==> flow/design.v <==
module unrom_mapper (
    input m2,
    output reg [7:0] dbg,
    output [7:0] cpu_bs,
    output cpu_oe,
    output cpu_ce,
    output cpu_ce_comp,
    output cpu_we,
    input [7:0] cpu_data,
    input m2dc,
    input cpu_rw,
    input romsel,
    input [14:12] cpu_addr,
    input [13:10] ppu_addr,
    output [9:0] ppu_bs,
    output ppu_we,
    output ciram_a10,
    output ciram_ce,
    input ppu_rd,
    output ppu_ce_comp,
    input ppu_wr,
    output ppu_oe,
    output ppu_ce,
    input reset_pin
);
    parameter MAPPER_INIT = 2'b00;
    parameter MAPPER_FLASH = 2'b01;
    parameter MAPPER_UNROM = 2'b10;
    parameter MAPPER_MMC1 = 2'b11;
    reg [3:0] boot_counter;
    reg booted;
    reg [7:0] cpu_bs_reg;
    reg vert_mirror;
    reg [1:0] mapper;
    wire unrom_cpu_enable;
assign unrom_cpu_enable = (~romsel);
wire [7:0] unrom_cpu_bs;
assign unrom_cpu_bs = cpu_addr[14] ? {6'b000111, cpu_addr[13:12]} :
                      {3'b000, cpu_bs_reg[4:2], cpu_addr[13:12]};
wire unrom_cpu_read;
assign unrom_cpu_read = ((~romsel) & cpu_rw);
wire unrom_vert_mirror;
assign unrom_vert_mirror = vert_mirror;
wire [9:0] unrom_ppu_bs;
assign unrom_ppu_bs = {7'b0000000, ppu_addr[12:10]};
task unrom_init;
    begin
        cpu_bs_reg[4:2] <= 3'b111;
        dbg <= 8'h07;
        vert_mirror <= cpu_data[7];
    end
endtask
task unrom_special;
    begin
        cpu_bs_reg[4:2] <= cpu_data[2:0];
        dbg <= cpu_data;
    end
endtask
    reg [4:0] mmc1_control;
reg [4:0] mmc1_buffer;
reg [4:0] mmc1_ppu_bank0;
reg [4:0] mmc1_ppu_bank1;
wire chr_8k_banking;
wire prg_low_switchable;
wire prg_high_switchable;
wire prg_32k_mode;
assign chr_8k_banking = ~(mmc1_control[4]);
assign prg_low_switchable = mmc1_control[3] & mmc1_control[2];
assign prg_high_switchable = mmc1_control[3] & (~mmc1_control[2]);
assign prg_32k_mode = ~mmc1_control[3];
wire mmc1_ramsel;
assign mmc1_ramsel = ((~m2dc) & romsel) & cpu_addr[14] & cpu_addr[13];
wire mmc_cpu_select;
assign mmc_cpu_select = ~mmc1_ramsel &
                        ((prg_low_switchable & (~cpu_addr[14])) |
                         (prg_high_switchable & cpu_addr[14]) |
                         prg_32k_mode);
wire [7:0] mmc1_cpu_bs;
assign mmc1_cpu_bs = mmc_cpu_select ? (
                            prg_32k_mode ? { 2'b00, cpu_bs_reg[5:3], cpu_addr[14:12]} :
                            { 2'b00, cpu_bs_reg[5:2], cpu_addr[13:12]}
                        ) :
                        mmc1_ramsel ? { 7'b0111111, cpu_addr[12]} :
                        { 2'b00, {4{cpu_addr[14]}}, cpu_addr[13:12]};
wire mmc1_cpu_enable;
assign mmc1_cpu_enable = (~romsel) | mmc1_ramsel;
wire mmc1_cpu_write;
assign mmc1_cpu_write = mmc1_ramsel & (~cpu_rw);
wire mmc1_cpu_read;
assign mmc1_cpu_read = cpu_rw & ((~romsel) | mmc1_ramsel);
wire mmc1_vert_mirror;
assign mmc1_vert_mirror = mmc1_control[1] & (~mmc1_control[0]);
wire [9:0] mmc1_ppu_bs;
assign mmc1_ppu_bs = chr_8k_banking ? {3'b000, mmc1_ppu_bank0[4:1], ppu_addr[12:10]} :
                     ppu_addr[12] ? {3'b000, mmc1_ppu_bank1[4:0], ppu_addr[11:10]} :
                     {3'b000, mmc1_ppu_bank0[4:0], ppu_addr[11:10]};
task mmc1_init;
    begin
        mmc1_control <= 5'b11101;
        cpu_bs_reg[5:2] <= 4'b1111;
        dbg <= 8'h0e;
    end
endtask
task mmc1_special;
    begin
        if (cpu_data[7]) begin
            mmc1_buffer <= 5'b10000;
        end else if (mmc1_buffer[0]) begin
            case (cpu_addr[14:13])
                2'b00: mmc1_control <= {cpu_data[0], mmc1_buffer[4:1]};
                2'b01: mmc1_ppu_bank0 <= {cpu_data[0], mmc1_buffer[4:1]};
                2'b10: mmc1_ppu_bank1 <= {cpu_data[0], mmc1_buffer[4:1]};
                2'b11: cpu_bs_reg[5:2] <= mmc1_buffer[4:1];
            endcase
            dbg[4:0] <= {cpu_data[0], mmc1_buffer[4:1]};
            dbg[7:6] <= cpu_addr[14:13];
            mmc1_buffer <= 5'b10000;
        end else begin
            mmc1_buffer[4:0] <= {cpu_data[0], mmc1_buffer[4:1]};
        end
    end
endtask
task mmc1_reset;
    begin
        mmc1_buffer <= 5'b10000;
        mmc1_control <= 4'h0;
        mmc1_ppu_bank0 <= 5'h00;
        mmc1_ppu_bank1 <= 5'h00;
    end
endtask
    assign cpu_bs = (mapper==MAPPER_FLASH) ? cpu_bs_reg :
                    (mapper==MAPPER_INIT) ? {5'b11111, cpu_addr[14:12]} :
                    (mapper==MAPPER_UNROM) ? unrom_cpu_bs :
                    (mapper==MAPPER_MMC1) ? mmc1_cpu_bs :
                    8'h00;
    wire cpu_enable;
    assign cpu_enable = (mapper==MAPPER_FLASH) ? (m2 & romsel) :
                        (mapper==MAPPER_INIT)  ? (~romsel) :
                        (mapper==MAPPER_UNROM) ? unrom_cpu_enable :
                        (mapper==MAPPER_MMC1) ? mmc1_cpu_enable :
                        1'b0;
    assign cpu_ce = cpu_enable;
    assign cpu_ce_comp = ~cpu_enable;
    wire cpu_write;
    assign cpu_we = ~cpu_write;
    assign cpu_write = (mapper==MAPPER_FLASH) ? (m2 & romsel & (~cpu_rw)) :
                       (mapper==MAPPER_MMC1) ? mmc1_cpu_write :
                       1'b0;
    wire cpu_read;
    assign cpu_oe = ~cpu_read;
    assign cpu_read = (mapper==MAPPER_FLASH) ? (m2 & romsel & cpu_rw) :
                      (mapper==MAPPER_INIT)  ? ((~romsel) & cpu_rw) :
                      (mapper==MAPPER_UNROM) ? unrom_cpu_read :
                      (mapper==MAPPER_MMC1) ? mmc1_cpu_read :
                      1'b0;
    wire special;
    assign special = (~romsel) & (~cpu_rw);
    wire ppu_writable;
    assign ppu_writable = (mapper==MAPPER_FLASH)|(mapper==MAPPER_UNROM)|(mapper==MAPPER_MMC1);
    assign ppu_bs = (mapper==MAPPER_MMC1) ? mmc1_ppu_bs :
                    (mapper==MAPPER_UNROM) ? unrom_ppu_bs :
                    {7'b0000000, ppu_addr[12:10]};
    assign ppu_we = ~(ppu_writable & (~ppu_wr));
    assign ppu_oe = ppu_rd;
    assign ciram_ce = ~(ppu_addr[13]);
    wire ppu_enabled;
    assign ppu_enabled = booted & (~ppu_addr[13]);
    assign ppu_ce = ppu_enabled;
    assign ppu_ce_comp = ~ppu_enabled;
    wire vert_mirror_select = (mapper==MAPPER_UNROM) ? unrom_vert_mirror :
                              (mapper==MAPPER_MMC1) ? mmc1_vert_mirror :
                              vert_mirror;
    assign ciram_a10 = vert_mirror_select ? ppu_addr[10] : ppu_addr[11];
    task init_special;
        begin
            if (cpu_data[6:0] == 7'b0000001) begin
                mapper <= MAPPER_UNROM;
                unrom_init;
            end else if (cpu_data[6:0] == 7'b0000010) begin
                mapper <= MAPPER_MMC1;
                mmc1_init;
            end else if (cpu_data == 8'he7) begin
                mapper <= MAPPER_FLASH;
                dbg <= cpu_data;
                vert_mirror <= 1'b0;
            end else begin
                vert_mirror <= cpu_data[7];
            end
        end
    endtask
    task flash_special;
        begin
            cpu_bs_reg <= cpu_data;
            dbg <= cpu_data;
        end
    endtask
    always @(negedge m2 or negedge reset_pin) begin
        if (reset_pin) begin
            if (!booted) begin
                if (boot_counter == 4'hf) begin
                    booted <= 1'b1;
                    dbg <= 8'hff;
                    cpu_bs_reg <= 8'hff;
                end else begin
                    booted <= 1'b0;
                    dbg <= 8'h00;
                    boot_counter <= boot_counter + 4'h1;
                end
                mapper <= MAPPER_INIT;
            end else if (special) begin
                case (mapper)
                    MAPPER_INIT:  init_special;
                    MAPPER_FLASH: flash_special;
                    MAPPER_UNROM: unrom_special;
                    MAPPER_MMC1:  mmc1_special;
                endcase
            end
        end else if (~reset_pin) begin
            booted <= 1'b0;
            dbg <= 8'h00;
            boot_counter <= 4'h0;
            mapper <= MAPPER_INIT;
            mmc1_reset;
        end
    end
endmodule
From RTL to reports: unrom_mapper
The steps from the RTL of unrom_mapper to its reports follow in flow order.
Lines are those of the file above, counted from 1.
Operators carry their Yosys type and port widths (W data, S select, Z words).
Cell names lack the library's common part.
The mark - stands for no value.

design
  top module = unrom_mapper
  clock port = m2
  cell library = sky130hd
  corner = tt_025C_1v80

Word-level counts
Yosys after proc, flatten, opt, wreduce and memory -nomap, before mapping. Memory bits, and registers merged into a memory's read port (data or address), are not among the register bits. Print and check cells are not counted. Equal cells are merged and count once.

word-level totals
  input bits = 22
  register bits = 44

cells by class
  bitwise logic cells = 41
  muxes and demuxes = 92
  $add $sub $neg = 1
  reductions and logical operators = 17
  equality and inequality tests = 31

operators with widths
  kind                  number
  $mux W5               16
  $mux W7               7
  $mux W2               21
  $mux W1               31
  $mux W3               9
  $and A1 B1 Y1         18
  $not A1 Y1            18
  $reduce_and A8 Y1     2
  $mux W8               2
  $ne A3 B3 Y1 const B  5
  $pmux W5 S3           1
  $ne A2 B2 Y1 const B  6
  $reduce_and A6 Y1     2
  $pmux W3 S4           1
  $reduce_and A5 Y1     2
  $pmux W5 S2           1
  $reduce_and A3 Y1     3
  $reduce_and A9 Y1     1
  $eq A2 B2 Y1 const B  4
  $ne A4 B1 Y1 const B  2
  $eq A8 B8 Y1 const B  1
  $eq A7 B1 Y1 const B  1
  $eq A7 B2 Y1 const B  1
  $ne A2 B1 Y1 const B  3
  $pmux W2 S3           1
  $or A1 B1 Y1          5
  $ne A5 B1 Y1 const B  1
  $ne A5 B5 Y1 const B  1

Other operator kinds: 13; their cells: 16.

Depth
Depth = most cells in a row (Yosys ltp): at word level without a register or memory, in the mapped netlist without a sequential cell, where the memories' decode and read muxes count.

logic depth
  word-level depth = 11
  ABC_AREA = 0
  mapped depth = 6
  depth with buffers taken out = 6

Netlist
Source: synth_stat.txt of the flow (Yosys; design flattened, memories mapped). It holds for the ABC_AREA given above (unset counts as 0); a run with the other value may have another netlist.
The area totals of this step are shown rounded.

cells by type
  cell      number  total area (µm²)
  dfrtn_1   35      875.84
  edfxtp_1  9       270.259
  nand2_1   49      183.926
  mux2_2    15      168.912
  mux2_4    6       90.086
  o21ai_0   16      80.077
  nor2_1    18      67.565
  a21oi_1   13      65.062
  nand2b_1  10      62.56
  clkbuf_1  14      52.55
  dfstp_2   2       52.55
  buf_4     6       45.043
  nand3_1   9       45.043
  inv_1     11      41.29
  a31oi_1   6       37.536
  a21boi_0  4       30.029
  a222oi_1  3       30.029
  mux2i_1   3       30.029

Not listed: further types 42, cells in them 73.

synthesis totals
  standard cells after synthesis = 302
  mapped flip-flops = 46
  cell area after synthesis = 2776 µm²
  buffers = 26

# Flow runs of unrom_mapper

Design unrom_mapper on sky130hd. What follows are 2 stored runs of the flow, each under its own settings; their order means nothing. The constraints put input and output delay at 20% of the set period each and load the outputs with 0.01 pF.
By "total power after layout" is meant OpenSTA's value without simulated activity: inputs other than the clock are taken to toggle once in ten clock periods, and the tool carries that through the logic.
The measured numbers are rounded.
Settings: -- = not set for that run.

name                                    entry A    entry B
period_ns                               8.84       7.54
CORE_UTILIZATION                        32         40
SETUP_SLACK_MARGIN                      0.44       0.73
PLACE_DENSITY                           0.91       --
CORE_MARGIN                             10         2
GPL_TIMING_DRIVEN                       0          --
MIN_ROUTING_LAYER                       met1       --
CAP_MARGIN                              20         20
SLEW_MARGIN                             20         20
worst setup slack after layout (ns)     0.364      0.084
mapped cell area after synthesis (µm²)  2776       2776
std-cell area (final layout) (µm²)      4149       4113
final setup TNS (ns)                    0.000      0.000
worst hold slack after layout (ns)      0.442      0.451
die footprint (µm²)                     12800      7623
total power after layout (W)            0.0006992  0.0007897
